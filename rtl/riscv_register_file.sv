==> flow/design.v <==
package apu_core_package;
   parameter SHARED_INT_MULT   = 0;
   parameter APU_FLAGS_FP    = 2;
   parameter APU_FLAGS_FPNEW = 3;
   parameter PIPE_REG_DSP_MULT  = 1;
   parameter APU_FLAGS_DSP_MULT = 0;
   parameter APU_FLAGS_INT_MULT = 1;
   parameter PIPE_REG_ADDSUB  = 1;
   parameter PIPE_REG_MULT = 1;
   parameter PIPE_REG_CAST = 1;
   parameter PIPE_REG_MAC = 2;
   parameter PIPE_REG_DIV = 4;
   parameter PIPE_REG_SQRT = 5;
endpackage  
module riscv_register_file
#(
    parameter ADDR_WIDTH    = 5,
    parameter DATA_WIDTH    = 32,
    parameter FPU           = 0,
    parameter Zfinx         = 0
)
(
    input  logic         clk,
    input  logic         rst_n,
    input  logic         test_en_i,
    input  logic [ADDR_WIDTH-1:0]  raddr_a_i,
    output logic [DATA_WIDTH-1:0]  rdata_a_o,
    input  logic [ADDR_WIDTH-1:0]  raddr_b_i,
    output logic [DATA_WIDTH-1:0]  rdata_b_o,
    input  logic [ADDR_WIDTH-1:0]  raddr_c_i,
    output logic [DATA_WIDTH-1:0]  rdata_c_o,
    input logic [ADDR_WIDTH-1:0]   waddr_a_i,
    input logic [DATA_WIDTH-1:0]   wdata_a_i,
    input logic                    we_a_i,
    input logic [ADDR_WIDTH-1:0]   waddr_b_i,
    input logic [DATA_WIDTH-1:0]   wdata_b_i,
    input logic                    we_b_i
);
  localparam    NUM_WORDS     = 2**(ADDR_WIDTH-1);
  localparam    NUM_FP_WORDS  = 2**(ADDR_WIDTH-1);
  localparam    NUM_TOT_WORDS = FPU ? ( Zfinx ? NUM_WORDS : NUM_WORDS + NUM_FP_WORDS ) : NUM_WORDS;
  logic [NUM_WORDS-1:0][DATA_WIDTH-1:0]     mem;
  logic [NUM_FP_WORDS-1:0][DATA_WIDTH-1:0]  mem_fp;
  logic [ADDR_WIDTH-1:0]                    waddr_a;
  logic [ADDR_WIDTH-1:0]                    waddr_b;
  logic [NUM_TOT_WORDS-1:0]                 we_a_dec;
  logic [NUM_TOT_WORDS-1:0]                 we_b_dec;
  if (FPU == 1 && Zfinx == 0) begin
     assign rdata_a_o = raddr_a_i[5] ? mem_fp[raddr_a_i[4:0]] : mem[raddr_a_i[4:0]];
     assign rdata_b_o = raddr_b_i[5] ? mem_fp[raddr_b_i[4:0]] : mem[raddr_b_i[4:0]];
     assign rdata_c_o = raddr_c_i[5] ? mem_fp[raddr_c_i[4:0]] : mem[raddr_c_i[4:0]];
  end else begin
     assign rdata_a_o = mem[raddr_a_i[4:0]];
     assign rdata_b_o = mem[raddr_b_i[4:0]];
     assign rdata_c_o = mem[raddr_c_i[4:0]];
  end
  assign waddr_a = waddr_a_i;
  assign waddr_b = waddr_b_i;
  always_comb
  begin : we_a_decoder
    for (int i = 0; i < NUM_TOT_WORDS; i++) begin
      if (waddr_a == i)
        we_a_dec[i] = we_a_i;
      else
        we_a_dec[i] = 1'b0;
    end
  end
  always_comb
  begin : we_b_decoder
    for (int i=0; i<NUM_TOT_WORDS; i++) begin
      if (waddr_b == i)
        we_b_dec[i] = we_b_i;
      else
        we_b_dec[i] = 1'b0;
    end
  end
  genvar i,l;
  generate
    always_ff @(posedge clk or negedge rst_n) begin
      if(~rst_n) begin
        mem[0] <= 32'b0;
      end else begin
        mem[0] <= 32'b0;
      end
    end
    for (i = 1; i < NUM_WORDS; i++)
    begin : rf_gen
      always_ff @(posedge clk, negedge rst_n)
      begin : register_write_behavioral
        if (rst_n==1'b0) begin
          mem[i] <= 32'b0;
        end else begin
          if(we_b_dec[i] == 1'b1)
            mem[i] <= wdata_b_i;
          else if(we_a_dec[i] == 1'b1)
            mem[i] <= wdata_a_i;
        end
      end
    end
    if (FPU == 1 && Zfinx==0) begin
      for(l = 0; l < NUM_FP_WORDS; l++) begin
        always_ff @(posedge clk, negedge rst_n)
        begin : fp_regs
          if (rst_n==1'b0)
            mem_fp[l] <= '0;
          else if(we_b_dec[l+NUM_WORDS] == 1'b1)
            mem_fp[l] <= wdata_b_i;
          else if(we_a_dec[l+NUM_WORDS] == 1'b1)
            mem_fp[l] <= wdata_a_i;
        end
      end
    end
  endgenerate
endmodule
* Tool chain data of riscv_register_file *
The steps from the RTL of riscv_register_file to its reports follow in flow order.
Line numbers count from 1 in the design file above.
Operators carry their Yosys type and port widths (W data, S select, Z words).
Cell names lack the library's common part.
A cell with n/a has no value.

inputs
  design top = riscv_register_file
  clock = clk
  cell library = sky130hd
  timing corner = tt_025C_1v80

* Word-level counts *
Counts by Yosys on the flattened word-level netlist (proc, flatten, opt, wreduce; memories kept). Register bits leave out memories and registers merged into their read ports (data or address). Print and check cells are left out. Cells with the same type and inputs are merged into one.

bit counts
  word-level cells = 123
  output and inout port bits = 96
  flip-flop bits (word level) = 480

cells by class
  reduce/logical cells = 15
  shift operators = 3
  equal/unequal tests = 30
  multiplexer cells = 60

operators with widths
  cell                  count
  $shiftx A512 B11 Y32  3
  $mux W32              30
  $eq A5 B4 Y1 const B  16
  $eq A5 B3 Y1 const B  8
  $reduce_bool A2 Y1    15
  $mux W1               30
  $eq A5 B2 Y1 const B  4
  $eq A5 B1 Y1 const B  2

* Depth *
Yosys ltp: most cells in a row. Word level: on the elaborated netlist, between registers, memories and ports. Mapped: between sequential cells and ports; inverters and the memories' decode and read muxes count.

depth
  depth after elaboration = 4
  ABC_AREA = 0
  depth in mapped cells = 7
  mapped depth without buffers = 4

* After synthesis *
Source: synth_stat.txt of the flow (Yosys; design flattened, memories mapped). It holds for the ABC_AREA given above (unset counts as 0); a run with the other value may have another netlist.

synthesis totals
  mapped area = 34340.4 sq um
  mapped flip-flops = 480
  buffer cells = 365
  cells in the netlist = 3369

cells by type
  cell      count
  dfrtp_1   480
  mux2i_1   706
  mux4_2    224
  a21oi_1   416
  nor2_1    484
  mux2_2    74
  buf_2     147
  clkbuf_1  191
  nand2_1   183
  a221oi_1  63
  a22oi_1   50
  o21ai_0   57
  o22ai_1   42
  or2_2     34
  a22o_1    23
  a32oi_1   23
  o211ai_1  23
  a211oi_1  22

Not listed: further types 24, cells in them 127.

* Worst setup path after synthesis *
Source: OpenSTA report_checks on the synthesized netlist (no wires, ideal clock, input and output delay 20% of the period each), path of least setup slack; recovery checks are left aside. Register names are those of the netlist, which keeps one name where synthesis merged equal registers.

path post-synthesis
  kind = input to output
  start point = in raddr_c_i[2]
  end point = out rdata_c_o[11]
  path delay = 1.324 ns
  clock period = 2.32 ns
  arrival = 1.788 ns
  path slack = 0.068 ns
  output delay = 0.464 ns
  data required time = 1.856 ns
  input delay = 0.464 ns
  driving pins on the path = 6
  synthesis period reached = 2.252 ns

"path delay" is the arrival time less input delay plus setup time.
A path that ends at an output port has no setup time.
"driving pins on the path": output pins that drive a net of the path, with the launching flip-flop's if there is one; two outputs of one cell count as two.
"synthesis period reached" is the clock period less the worst setup slack; recovery checks do not enter. This is arithmetic on one report: input and output delays are still those of the set period (20% each).
Between the ends stands the longest chain of elaborated cells between them, by number of cells; it is not shown to be the way that was timed. Of several equally long chains one is given.
Each line given opens the expression or statement behind the cell; cells for indexed reads and writes are added by Yosys, which also makes memories of some case tables.

between the ends, post-synthesis
  path through = buf_4 -> buf_4 -> clkbuf_1 -> a22oi_1 -> or2_2 -> a221oi_1
  length of the longest elaborated chain = 1
  elaborated cells between the ends (all ways) = 1
  those cells by class = shift (1)

RTL lines, path post-synthesis
  what                  line  source
  start, declared       30    input  logic [ADDR_WIDTH-1:0]  raddr_c_i,
  $shiftx A512 B11 Y32  55    assign rdata_c_o = mem[raddr_c_i[4:0]];
  end, declared         31    output logic [DATA_WIDTH-1:0]  rdata_c_o,

* Worst path after layout *
Path of least setup slack in the final report of flow run B (OpenROAD, finished layout, wires in). Where an end is a register, its clock arrival counts in the times.

path after layout
  kind = register to output
  start point = reg mem
  end point = out rdata_c_o[1]
  driving pins on the path = 6
  clock period = 2.41 ns
  output delay = 0.48 ns
  data required time = 1.93 ns
  arrival = 2.26 ns
  path slack = -0.33 ns

An end named without its bit number is one bit of that signal or, where synthesis recoded a state register, one of its new flip-flops.
Between the ends stands the longest chain of elaborated cells between them, by number of cells; it is not shown to be the way that was timed. Of several equally long chains one is given.
At most two assigning lines are given for a register; there are more.

between the ends, after layout
  path through = dfrtp_1 -> mux4_2 -> mux2i_1 -> buf_4 -> a221oi_4 -> buf_2
  length of the longest elaborated chain = 1
  elaborated cells between the ends (all ways) = 1
  those cells by class = shift (1)

RTL lines, path after layout
  what                  line  source
  start, declared       42    logic [NUM_WORDS-1:0][DATA_WIDTH-1:0]     mem;
  start, assigned       94    mem[i] <= wdata_b_i;
  start, assigned       96    mem[i] <= wdata_a_i;
  $shiftx A512 B11 Y32  55    assign rdata_c_o = mem[raddr_c_i[4:0]];
  end, declared         31    output logic [DATA_WIDTH-1:0]  rdata_c_o,

Hand-over note for riscv_register_file

Design riscv_register_file on sky130hd. What follows are 2 stored runs of the flow, each under its own settings; their order means nothing. The constraints put input and output delay at 20% of the set period each and load the outputs with 0.01 pF.
"achieved clock period (ns)": clock period set for the run, less the worst setup slack. It is reckoned from that one timing run; input and output delays stay at 20% of the period that was set.
"worst setup path time (ns)" = time allowed to the worst setup path (clock period - input delay - output delay, where it has them) - its slack; a late launch clock adds to it, a late capture clock takes from it.
By "finish__power__total" is meant OpenSTA's value without simulated activity: inputs other than the clock are taken to toggle once in ten clock periods, and the tool carries that through the logic.

settings of flow run A
{
  "period_ns": 3.2,
  "CORE_UTILIZATION": 47,
  "SETUP_SLACK_MARGIN": 0.19,
  "PLACE_DENSITY_LB_ADDON": 0.23,
  "CORE_ASPECT_RATIO": 1.02,
  "CORE_MARGIN": 10,
  "CELL_PAD_IN_SITES_GLOBAL_PLACEMENT": 2,
  "CELL_PAD_IN_SITES_DETAIL_PLACEMENT": 2,
  "SLEW_MARGIN": 25,
  "CAP_MARGIN": 20
}
report of flow run A: did not finish, cts, DPL-0033

settings of flow run B
{
  "period_ns": 2.41,
  "CORE_UTILIZATION": 50,
  "SETUP_SLACK_MARGIN": 0.55,
  "HOLD_SLACK_MARGIN": -0.05,
  "CORE_ASPECT_RATIO": 0.56,
  "CORE_MARGIN": 4,
  "TNS_END_PERCENT": 45,
  "GPL_TIMING_DRIVEN": 1,
  "CAP_MARGIN": 25,
  "SLEW_MARGIN": 25,
  "MAX_ROUTING_LAYER": "met4"
}
report of flow run B
yosys chip area after synthesis (um^2): 34340.4
finish__design__die__area: 73115.0
finish__design__instance__area__stdcell: 44775.4
finish__design__instance__utilization: 0.6623
finish__timing__setup__ws: -0.330
finish__timing__setup__tns: -9.563
finish__timing__hold__ws: 0.356
finish__power__total: 3.339e-02
achieved clock period (ns): 2.740
worst setup path time (ns): 2.26
worst setup path kind: register to output

End of note.
